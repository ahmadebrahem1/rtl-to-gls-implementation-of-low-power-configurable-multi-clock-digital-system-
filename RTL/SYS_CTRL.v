==> flow/design.v <==
module System_CTRL(
input [15:0] 	ALU_OUT,
input		 	OUT_VALID,
input [7:0]		Rx_P_Data,
input			Rx_D_VLD,
input [7:0]		Rd_Data,
input			Rd_Data_VALID,
input			CLK,RST,FIFO_FULL,
output	reg 			ALU_EN,
output	reg [3:0]	ALU_FUN,
output	reg			Gate_En,
output	wire [3:0] 	out_address,
output	reg			Wr_En,Rd_En,
output	reg [7:0] 	Wr_Data,
output	reg [7:0] 	Wr_Data_FIFO ,
output	reg 			WR_INC,
output	reg 			sys_Error,
output 	wire 				CLKDIV_EN
);
assign CLKDIV_EN = 1 ;
reg  [3:0] 	CU_STATE,NXT_STATE;
localparam  [3:0] 	IDLE = 4'b0000,
			Recieving = 4'b0001,
			Reg_File_Write = 4'b0010,
			Reg_File_Read = 4'b0011,
			ALU_with_operand = 4'b0100,
			ALU_with_No_operand = 4'b0101,
			wait_for_B = 4'b0110,
			turn_off_Wr_EN=4'b0111,
			turn_off_Wr_inc=4'b1000,
			final_send =4'b1001,
			ERROR =4'b1010;
reg [2:0] Frame_Counter ,Expected_NO_Frames;
localparam [7:0]    RF_Wr_CMD = 8'hAA;
localparam [7:0]		  RF_Rd_CMD = 8'hBB;
localparam [7:0]		  ALU_OPER_W_OP_CMD = 8'hCC;
localparam [7:0]		  ALU_OPER_W_NOP_CMD = 8'hDD;
reg [1:0] send_CNT;  
reg [3:0] 	Address,Address_FF;
assign out_address = (Wr_En==1 || Rd_En == 0) ?  Address_FF :   Address;
always @(posedge CLK or negedge RST)
begin
	if(!RST)
	begin
		Address_FF <= 1;
	end
	else
	begin
			Address_FF <= Address;
	end
end	
always @(posedge CLK or negedge RST)
begin
	if(!RST)
	begin
		send_CNT <= 1;
	end
	else
	begin
		if(send_CNT == 2 )
		begin
			send_CNT <= 1;
		end
		else if (WR_INC && ALU_EN)
		begin
			send_CNT <= send_CNT +1;
		end
	end
end
always @(posedge CLK or negedge RST)
begin
	if(!RST)
	begin
		CU_STATE <= IDLE;
	end
	else
	begin
		CU_STATE <= NXT_STATE;
	end
end
always @(*)
begin
	case(CU_STATE)
	IDLE:
	begin
		ALU_EN = 0;
		ALU_FUN = 0;		
		Gate_En = 0;
		Address = 0;
		Wr_En = 0;
		Rd_En = 0;
		Wr_Data = 0;
		Wr_Data_FIFO = 0;
		WR_INC = 0;
		sys_Error = 0 ;
		if(Rx_D_VLD)
		begin
			NXT_STATE = Recieving;
		end
		else
		begin
			NXT_STATE = IDLE;
		end
	end
	Recieving:
	begin	
		ALU_EN = 0;
		ALU_FUN = 0;		
		Gate_En = 0;
		Address = 0;
		Wr_En = 0;
		Rd_En = 0;
		Wr_Data = 0;
		Wr_Data_FIFO = 0;
		WR_INC = 0;
		sys_Error = 0 ;
		case(Rx_P_Data)
		RF_Wr_CMD: 
		begin
			NXT_STATE = Reg_File_Write;
		end
		RF_Rd_CMD: 
		begin
			NXT_STATE = Reg_File_Read;
		end
		ALU_OPER_W_OP_CMD: 
		begin
			NXT_STATE = ALU_with_operand;
		end
		ALU_OPER_W_NOP_CMD: 
		begin
			NXT_STATE = ALU_with_No_operand;
		end
		default:  
		begin
			NXT_STATE = ERROR;
		end
		endcase
	end
	Reg_File_Write:
	begin
		ALU_EN = 0;
		ALU_FUN = 0;		
		Gate_En = 0;
		Address = 0;
		Wr_En = 0;
		Rd_En = 0;
		Wr_Data = 0;
		Wr_Data_FIFO = 0;
		WR_INC = 0;
		sys_Error = 0 ;
		case(Frame_Counter)
		3'd1:
		begin
			NXT_STATE = Reg_File_Write;
		end
		3'd2:
		begin
			NXT_STATE = Reg_File_Write;
			ALU_EN = 0;
			ALU_FUN = 0;		
			Gate_En = 0;
			Address = Rx_P_Data[3:0];
			Wr_En = 0;
			Rd_En = 0;
			Wr_Data = 0;
			Wr_Data_FIFO = 0;
			WR_INC = 0;
			sys_Error = 0 ;
		end
		3'd3:
		begin
			ALU_EN = 0;
			ALU_FUN = 0;		
			Gate_En = 0;
			Address = 0;
			Wr_En = 1;
			Rd_En = 0;
			Wr_Data = Rx_P_Data;
			Wr_Data_FIFO = 0;
			WR_INC = 0;
			sys_Error = 0 ;
			if(Rx_D_VLD)
			begin
				NXT_STATE = Recieving ;	
			end
			else
			begin
				NXT_STATE = IDLE;
			end	
		end			
		default:
		begin
			NXT_STATE = ERROR;
		end
		endcase
	end
	Reg_File_Read:
	begin
		ALU_EN = 0;
		ALU_FUN = 0;		
		Gate_En = 0;
		Address = 0;
		Wr_En = 0;
		Rd_En = 0;
		Wr_Data = 0;
		Wr_Data_FIFO = 0;
		WR_INC = 0;
		sys_Error = 0 ;
		case(Frame_Counter)
		3'd1:
		begin
			NXT_STATE = Reg_File_Read;
		end
		3'd2:
		begin
			ALU_EN = 0;
			ALU_FUN = 0;		
			Gate_En = 0;
			Address = Rx_P_Data[3:0];
			Wr_En = 0;
			Rd_En = 1;
			Wr_Data = 0;
			Wr_Data_FIFO = 0;
			WR_INC = 0;
			sys_Error = 0 ;
			if(Rd_Data_VALID)
			begin
				Wr_Data_FIFO =  Rd_Data;
				WR_INC = 1;
				if(Rx_D_VLD)
				begin
					NXT_STATE = Recieving ;	
				end
				else
				begin
					NXT_STATE = IDLE;
				end
			end
			else
			begin
				NXT_STATE = Reg_File_Read ;	
				Wr_Data_FIFO =  Rd_Data;
				WR_INC = 1;
			end
		end
		default:
		begin
			NXT_STATE = ERROR;
		end
		endcase
	end
	ALU_with_operand:
	begin
		ALU_EN = 0;
		ALU_FUN = 0;		
		Gate_En = 0;
		Address = 0;
		Wr_En = 0;
		Rd_En = 0;
		Wr_Data = 0;
		Wr_Data_FIFO = 0;
		WR_INC = 0;
		sys_Error = 0 ;
		case(Frame_Counter)
		3'd1:
		begin
			NXT_STATE = ALU_with_operand;
		end
		3'd2:
		begin
			ALU_EN = 0;
			ALU_FUN = 0;
			Gate_En = 0;
			Wr_En = 1;
			Address = 8'h0 ;
			Rd_En = 0;
			Wr_Data = Rx_P_Data;
			Wr_Data_FIFO = 0;
			WR_INC = 0;
			sys_Error = 0 ;
			NXT_STATE = wait_for_B;
		end
		3'd3:
		begin
			ALU_EN = 0;
			ALU_FUN = 0;
			Gate_En = 1;
			Wr_En = 1;
			Address = 8'h1 ;
			Rd_En = 0;
			Wr_Data = Rx_P_Data;
			Wr_Data_FIFO = 0;
			WR_INC = 0;
			NXT_STATE = turn_off_Wr_EN;
		end
		3'd4:
		begin
			ALU_EN = 1;
			ALU_FUN = Rx_P_Data[3:0];
			Gate_En = 1;
			Wr_En = 0;
			Address = 0 ;
			Rd_En = 0;
			Wr_Data = 0;
			Wr_Data_FIFO = 0;
			WR_INC = 0;
			if(OUT_VALID)
			begin
				case(send_CNT)
				'd1:
				begin
					Wr_Data_FIFO =  ALU_OUT[7:0];
					WR_INC = 1;
					NXT_STATE = turn_off_Wr_inc;
					Wr_En = 0;
				end
				default:
				begin
					NXT_STATE = ERROR;
				end
				endcase
			end
			else
			begin
				NXT_STATE = ALU_with_operand;
			end
		end
		default:
		begin
			NXT_STATE = ERROR;
		end
		endcase
	end
	wait_for_B:
	begin
		ALU_EN = 0;
		ALU_FUN = 0;
		Gate_En = 0;
		Wr_En = 0;
		Address = 8'h1 ;
		Rd_En = 0;
		Wr_Data = 0;
		Wr_Data_FIFO = 0;
		WR_INC = 0;
		sys_Error = 0 ;
		if(Frame_Counter == 2)
			NXT_STATE = wait_for_B;
		else  
			NXT_STATE = ALU_with_operand;
	end
	turn_off_Wr_EN:
	begin
		ALU_EN = 0;
		ALU_FUN = 0;
		Gate_En = 1;
		Wr_En = 0;
		Address = 0 ;
		Rd_En = 0;
		Wr_Data = 0;
		Wr_Data_FIFO = 0;
		WR_INC = 0;
		sys_Error = 0 ;
		if(Frame_Counter == 4)
			NXT_STATE = ALU_with_operand;
		else
			NXT_STATE = turn_off_Wr_EN;
	end
	turn_off_Wr_inc:
	begin
		ALU_EN = 1;
		ALU_FUN = 0;
		Gate_En = 1;
		Wr_En = 0;
		Address = 0 ;
		Rd_En = 0;
		Wr_Data = 0;
		WR_INC = 0;
		Wr_Data_FIFO = 0;
		sys_Error = 0 ;
		NXT_STATE = final_send;
	end
	final_send:
	begin
		ALU_EN = 1;
		ALU_FUN = 0;
		Gate_En = 1;
		Address = 0 ;
		Rd_En = 0;
		Wr_Data = 0;
		Wr_Data_FIFO =  ALU_OUT[15:8];
		WR_INC = 1;
		Wr_En = 0;
		sys_Error = 0 ;
		if(Rx_D_VLD)
		begin
			NXT_STATE = Recieving ;	
		end
		else
		begin
			NXT_STATE = IDLE;
		end	
	end
	ALU_with_No_operand:
	begin
		ALU_EN = 0;
		ALU_FUN = 0;		
		Gate_En = 0;
		Address = 0;
		Wr_En = 0;
		Rd_En = 0;
		Wr_Data = 0;
		Wr_Data_FIFO = 0;
		WR_INC = 0;
		sys_Error = 0 ;
		case(Frame_Counter)
		3'd1:
		begin
			NXT_STATE = ALU_with_No_operand;
		end
		3'd2:
		begin
			ALU_EN = 1;
			ALU_FUN = Rx_P_Data[3:0];
			Gate_En = 1;
			Wr_En = 0;
			Address = 0 ;
			Rd_En = 0;
			Wr_Data = 0;
			Wr_Data_FIFO = 0;
			WR_INC = 0;
			sys_Error = 0 ;
			if(OUT_VALID)
			begin
				case(send_CNT)
				'd1:
				begin
					Wr_Data_FIFO =  ALU_OUT[7:0];
					WR_INC = 1;
					NXT_STATE = turn_off_Wr_inc;
					Wr_En = 0;
				end
				default:
				begin
					NXT_STATE = ERROR;
				end
				endcase
			end
			else
			begin
				NXT_STATE = ALU_with_operand;
			end
		end
		default:
		begin
			NXT_STATE = ERROR;
		end
		endcase
	end
	ERROR:
	begin
		ALU_EN = 0;
		ALU_FUN = 0;
		Gate_En = 0;
		Wr_En = 0;
		Address = 0 ;
		Rd_En = 0;
		Wr_Data = 0;
		Wr_Data_FIFO = 0;
		WR_INC = 0;
		sys_Error = 1 ;
		NXT_STATE = ERROR;
	end
	default:
	begin
		NXT_STATE = ERROR;
		ALU_EN = 0;
		ALU_FUN = 0;		
		Gate_En = 0;
		Address = 0;
		Wr_En = 0;
		Rd_En = 0;
		Wr_Data = 0;
		Wr_Data_FIFO = 0;
		WR_INC = 0;
		sys_Error = 0 ;
	end
	endcase
end
always @(posedge CLK or negedge RST)
begin
	if(!RST)
	begin
		Expected_NO_Frames <= 4;  
	end
	else
	begin
		if(Rx_D_VLD)  
		begin
			case(Rx_P_Data)
			RF_Wr_CMD:  
			begin
				Expected_NO_Frames  <= 3;
			end
			RF_Rd_CMD:  
			begin
				Expected_NO_Frames  <= 2;
			end
			ALU_OPER_W_OP_CMD:  
			begin
				Expected_NO_Frames  <= 4;
			end
			ALU_OPER_W_NOP_CMD:  
			begin
				Expected_NO_Frames  <= 2;
			end
			default:  
			begin
			end
			endcase
		end
	end
end
always @(posedge CLK or negedge RST)
begin
	if(!RST)
	begin
		Frame_Counter <= 0; 
	end
	else
	begin
		if(Rx_D_VLD) 
		begin
			case(Rx_P_Data)
				RF_Wr_CMD: 
				begin
					if(Frame_Counter == Expected_NO_Frames)
						Frame_Counter <= 1;  
					else	
						Frame_Counter <= Frame_Counter +1;   
				end
				RF_Rd_CMD: 
				begin
					if(Frame_Counter == Expected_NO_Frames)
						Frame_Counter <= 1;  
					else	
						Frame_Counter <= Frame_Counter +1;   
				end
				ALU_OPER_W_OP_CMD: 
				begin
					if(Frame_Counter == Expected_NO_Frames)
						Frame_Counter <= 1;  
					else	
						Frame_Counter <= Frame_Counter +1;   
				end
				ALU_OPER_W_NOP_CMD: 
				begin
					if(Frame_Counter == Expected_NO_Frames)
						Frame_Counter <= 1;  
					else	
						Frame_Counter <= Frame_Counter +1;   
				end
				default: 
				begin
					if(Frame_Counter != Expected_NO_Frames)
						Frame_Counter <= Frame_Counter +1;
					else ;  
				end
			endcase
		end	
	end				
end
endmodule
-- Tool chain data of System_CTRL
The steps from the RTL of System_CTRL to its reports follow in flow order.
Line numbers count from 1 in the design file above.
Library cell names are shortened.
The mark n/a stands for no value.
- top: System_CTRL
- clock: CLK
- standard-cell library: sky130hd
- library corner: tt_025C_1v80

-- After elaboration
Yosys after proc, flatten, opt, wreduce and memory -nomap, before mapping. Memory bits, and registers merged into a memory's read port (data or address), are not among the register bits. Print and check cells are not counted.
- noted output and inout port bits: 31
- noted bits in read-only memories: 0
- input bits at 38
- elaborated cells: 95
- noted latch bits: 0
- register bits at 16
- word width x clocked read ports: 0
- memory cells at 0
- RAM bits at 0
- multipliers at 0
- bitwise logic cells: 1
- noted div/mod/pow operators: 0
- noted reduce/logical cells: 17
- add/subtract/negate cells: 2
- noted equal/unequal tests: 22
- noted mux-type cells: 48
- noted shift operators: 0
- order comparisons: 0
- operators by type and width (cell ; count):
    8-bit two-way mux ; 7
    4-bit parallel mux with 9-bit select ; 1
    8-bit equality test with constant B ; 4
    8-bit parallel mux with 4-bit select ; 1
    4-bit parallel mux with 4-bit select ; 2
    4-bit parallel mux with 2-bit select ; 4
    4-bit two-way mux ; 5
    4-bit by 3-bit equality test with 1-bit output with constant B ; 4
    8-bit parallel mux with 2-bit select ; 1
    2-bit OR reduction ; 7
    1-bit two-way mux ; 13
    4-bit equality test with constant B ; 3
    4-bit parallel mux with 3-bit select ; 1
    2-bit two-way mux ; 5
    3-bit parallel mux with 3-bit select ; 1
    3-bit two-way mux ; 3
    4-bit by 2-bit equality test with 1-bit output with constant B ; 2
    3-bit by 2-bit equality test with 1-bit output with constant B ; 2
    1-bit parallel mux with 3-bit select ; 2
    5-bit nonzero test ; 1
    2-bit AND reduction ; 2
    4-bit by 1-bit equality test with 1-bit output with constant B ; 1
    4-bit zero test ; 1
    4-bit OR reduction ; 1
    1-bit parallel mux with 4-bit select ; 1
    3-bit by 1-bit adder with 3-bit output with constant B ; 1
    3-bit by 1-bit equality test with 1-bit output with constant B ; 1
    3-bit equality test ; 1
Other operator kinds: 12; their cells: 12.

-- Longest topological paths
Longest topological path by Yosys (ltp), each cell counted once; first at word level (registers and memories cut), then after technology mapping (sequential cells cut; the memories' decode and read muxes count).
- word-level depth: 8
- noted ABC_AREA: 0
- gate-level depth with buffers: 8
- mapped depth without buffers: 7

-- Netlist
Yosys stat after the flow's synthesis: flattened, memories mapped to cells. It holds for the ABC_AREA given above (unset counts as 0); a run with the other value may have another netlist.
- flip-flop cells at 23
- synthesis area at 1566.5 um^2
- buffer cells at 7
- area of sequential cells: 580.6 um^2
- standard cells after synthesis: 167
- cells by type (type ; count ; area in all (um^2)):
    dfrtp_1 ; 19 ; 475.456
    a22o_1 ; 13 ; 113.859
    dfstp_2 ; 4 ; 105.101
    and2_1 ; 15 ; 93.84
    a21o_1 ; 9 ; 67.565
    ha_1 ; 5 ; 62.56
    o21ai_0 ; 8 ; 40.038
    inv_1 ; 10 ; 37.536
    nand2_1 ; 10 ; 37.536
    nor2_1 ; 10 ; 37.536
    xor2_1 ; 3 ; 26.275
    a21oi_1 ; 5 ; 25.024
    and4bb_2 ; 2 ; 25.024
    o21a_1 ; 3 ; 22.522
    mux2i_1 ; 2 ; 20.019
    o21ai_1 ; 4 ; 20.019
    a211o_1 ; 2 ; 17.517
    nor3_4 ; 1 ; 16.266
Other cell types: 33; their cells: 42.

-- Timing after synthesis
Path of least setup slack by OpenSTA after synthesis, without wires, with an ideal clock, recovery checks aside; 20% of the period is set as input and as output delay. Where synthesis merged equal registers, the netlist keeps one of their names.
- kind: register to output
- start point: register Frame_Counter[0]
- end point: output port out_address[0]
- noted arrival: 1621 ps
- period at 2130 ps
- setup slack at 83 ps
- path buffers: 0
- output delay: 426 ps
- stages: 7
- noted time at the first pin: 0 ps
- path delay: 1621 ps
- required time: 1704 ps
- noted synthesis period reached: 2047 ps
"path delay" is the arrival time less input delay plus setup time.
At an output port there is no setup time.
"stages": output pins that drive a net of the path, with the launching flip-flop's if there is one; two outputs of one cell count as two.
"synthesis period reached" is the clock period less the worst setup slack; recovery checks do not enter. This is arithmetic on one report: input and output delays are still those of the set period (20% each).
A register here has more assigning lines than the two given.
- cells stage by stage: dfrtp_1 -> inv_1 -> ha_1 -> and2b_4 -> o21a_4 -> a221o_1 -> mux2_2
- noted elaborated cells on any way between the ends: 14
- classes of those cells: eq/ne (2); mux (9); logic (1); reduce/logical (2)
- RTL lines, path after synthesis (element ; RTL line ; RTL):
    start: declaration ; 33 ; reg [2:0] Frame_Counter ,Expected_NO_Frames;
    start: assignment ; 540 ; Frame_Counter <= Frame_Counter +1;
    start: assignment ; 547 ; Frame_Counter <= Frame_Counter +1;
    end: declaration ; 12 ; output wire [3:0] out_address,
No chain of elaborated cells between the ends is given.
Some nets on the timed path still bear RTL names; the line given drives or declares the net.
- named nets, after synthesis (signal ; RTL line ; RTL):
    Address[0] ; 83 ; case(CU_STATE)

-- Path in the finished layout
From the final timing report of stored run 2: the path of least setup slack in the routed layout; clock arrival at registers is part of the times.
The path's times are printed in steps of 10 ps; the period is the one set.
- kind: register to output
- start point: register Frame_Counter[1]
- end point: output port out_address[0]
- output delay: 350 ps
- required time: 1390 ps
- noted time at the first pin: 260 ps
- noted arrival: 1940 ps
- stages: 7
- setup slack at -550 ps
- period at 1740 ps
- path buffers: 1
A register here has more assigning lines than the two given.
- cells stage by stage: dfrtp_2 -> ha_4 -> and2b_4 -> o21a_4 -> a221o_1 -> mux2_4 -> buf_6
- noted elaborated cells on any way between the ends: 14
- classes of those cells: eq/ne (2); mux (9); logic (1); reduce/logical (2)
- RTL lines, path after layout (element ; RTL line ; RTL):
    start: declaration ; 33 ; reg [2:0] Frame_Counter ,Expected_NO_Frames;
    start: assignment ; 540 ; Frame_Counter <= Frame_Counter +1;
    start: assignment ; 547 ; Frame_Counter <= Frame_Counter +1;
    end: declaration ; 12 ; output wire [3:0] out_address,
No chain of elaborated cells between the ends is given.
Some nets on the timed path still bear RTL names; the line given drives or declares the net.
- named nets, after layout (signal ; RTL line ; RTL):
    Address[0] ; 83 ; case(CU_STATE)

==> runs of System_CTRL <==
Design System_CTRL on sky130hd. What follows are 2 stored runs of the flow, each under its own settings; their order means nothing. The constraints put input and output delay at 20% of the set period each and load the outputs with 0.01 pF.
"time used up by the worst setup path" is the time allowed to the run's worst setup path (the clock period less input and output delay, where it has them) less its slack. Clock arrival times count: a late capture clock shortens it, a late launch clock lengthens it.
"total design power" rests on the timing tool's default activity at the inputs, not on a simulated workload.
"time used up by the worst setup path" is known to 10 ps.

Stored run 1

==> flow/run.sh <==
#!/bin/bash
# the make line also repeats the synthesis and layout settings of config.mk as NAME=value (left out here)
make -C /OpenROAD-flow-scripts/flow DESIGN_CONFIG=/design/flow/config.mk WORK_HOME=/design/flow/orfs CLKGATE_MAP_FILE= finish
==> flow/config.mk <==
export PLATFORM = sky130hd
export DESIGN_NAME = System_CTRL
export DESIGN_NICKNAME = System_CTRL
export VERILOG_FILES = /design/flow/design.v
export SDC_FILE = /design/flow/constraint.sdc
export NUM_CORES = 4
export LEC_CHECK = 0
export CAP_MARGIN = 20
export CORE_MARGIN = 2
export CORE_UTILIZATION = 72
export GPL_ROUTABILITY_DRIVEN = 0
export GPL_TIMING_DRIVEN = 1
export HOLD_SLACK_MARGIN = 0.27
export PLACE_DENSITY_LB_ADDON = 0.26
export SLEW_MARGIN = 40
==> flow/constraint.sdc <==
create_clock -name core_clock -period 2.19 [get_ports {CLK}]
set_input_delay 0.4380 -clock core_clock [delete_from_list [all_inputs] [get_ports {CLK}]]
set_output_delay 0.4380 -clock core_clock [all_outputs]
set_load 0.01 [all_outputs]

Stored run 1: incomplete, placement halted on FLW-0024.

Stored run 2

==> flow/run.sh <==
#!/bin/bash
# the make line also repeats the synthesis and layout settings of config.mk as NAME=value (left out here)
make -C /OpenROAD-flow-scripts/flow DESIGN_CONFIG=/design/flow/config.mk WORK_HOME=/design/flow/orfs CLKGATE_MAP_FILE= finish
==> flow/config.mk <==
export PLATFORM = sky130hd
export DESIGN_NAME = System_CTRL
export DESIGN_NICKNAME = System_CTRL
export VERILOG_FILES = /design/flow/design.v
export SDC_FILE = /design/flow/constraint.sdc
export NUM_CORES = 4
export LEC_CHECK = 0
export CAP_MARGIN = 20
export CELL_PAD_IN_SITES_DETAIL_PLACEMENT = 1
export CORE_ASPECT_RATIO = 1.35
export CORE_MARGIN = 2
export CORE_UTILIZATION = 21
export CTS_CLUSTER_SIZE = 16
export GPL_ROUTABILITY_DRIVEN = 0
export PLACE_DENSITY = 0.46
export SLEW_MARGIN = 20
export TNS_END_PERCENT = 15
==> flow/constraint.sdc <==
create_clock -name core_clock -period 1.74 [get_ports {CLK}]
set_input_delay 0.3480 -clock core_clock [delete_from_list [all_inputs] [get_ports {CLK}]]
set_output_delay 0.3480 -clock core_clock [all_outputs]
set_load 0.01 [all_outputs]

Measured in stored run 2:
- die area: 8174.3 um^2
- noted the time used up by the worst setup path: 1940 ps
- type of the worst setup path: register to output
- total negative slack on setup checks: -11194 ps
- noted the utilization: 0.406
- smallest setup slack at -546 ps
- worst hold slack in the final report at 391 ps
- chip area in the Yosys report: 1566.5 um^2
- total design power at 2.540 mW
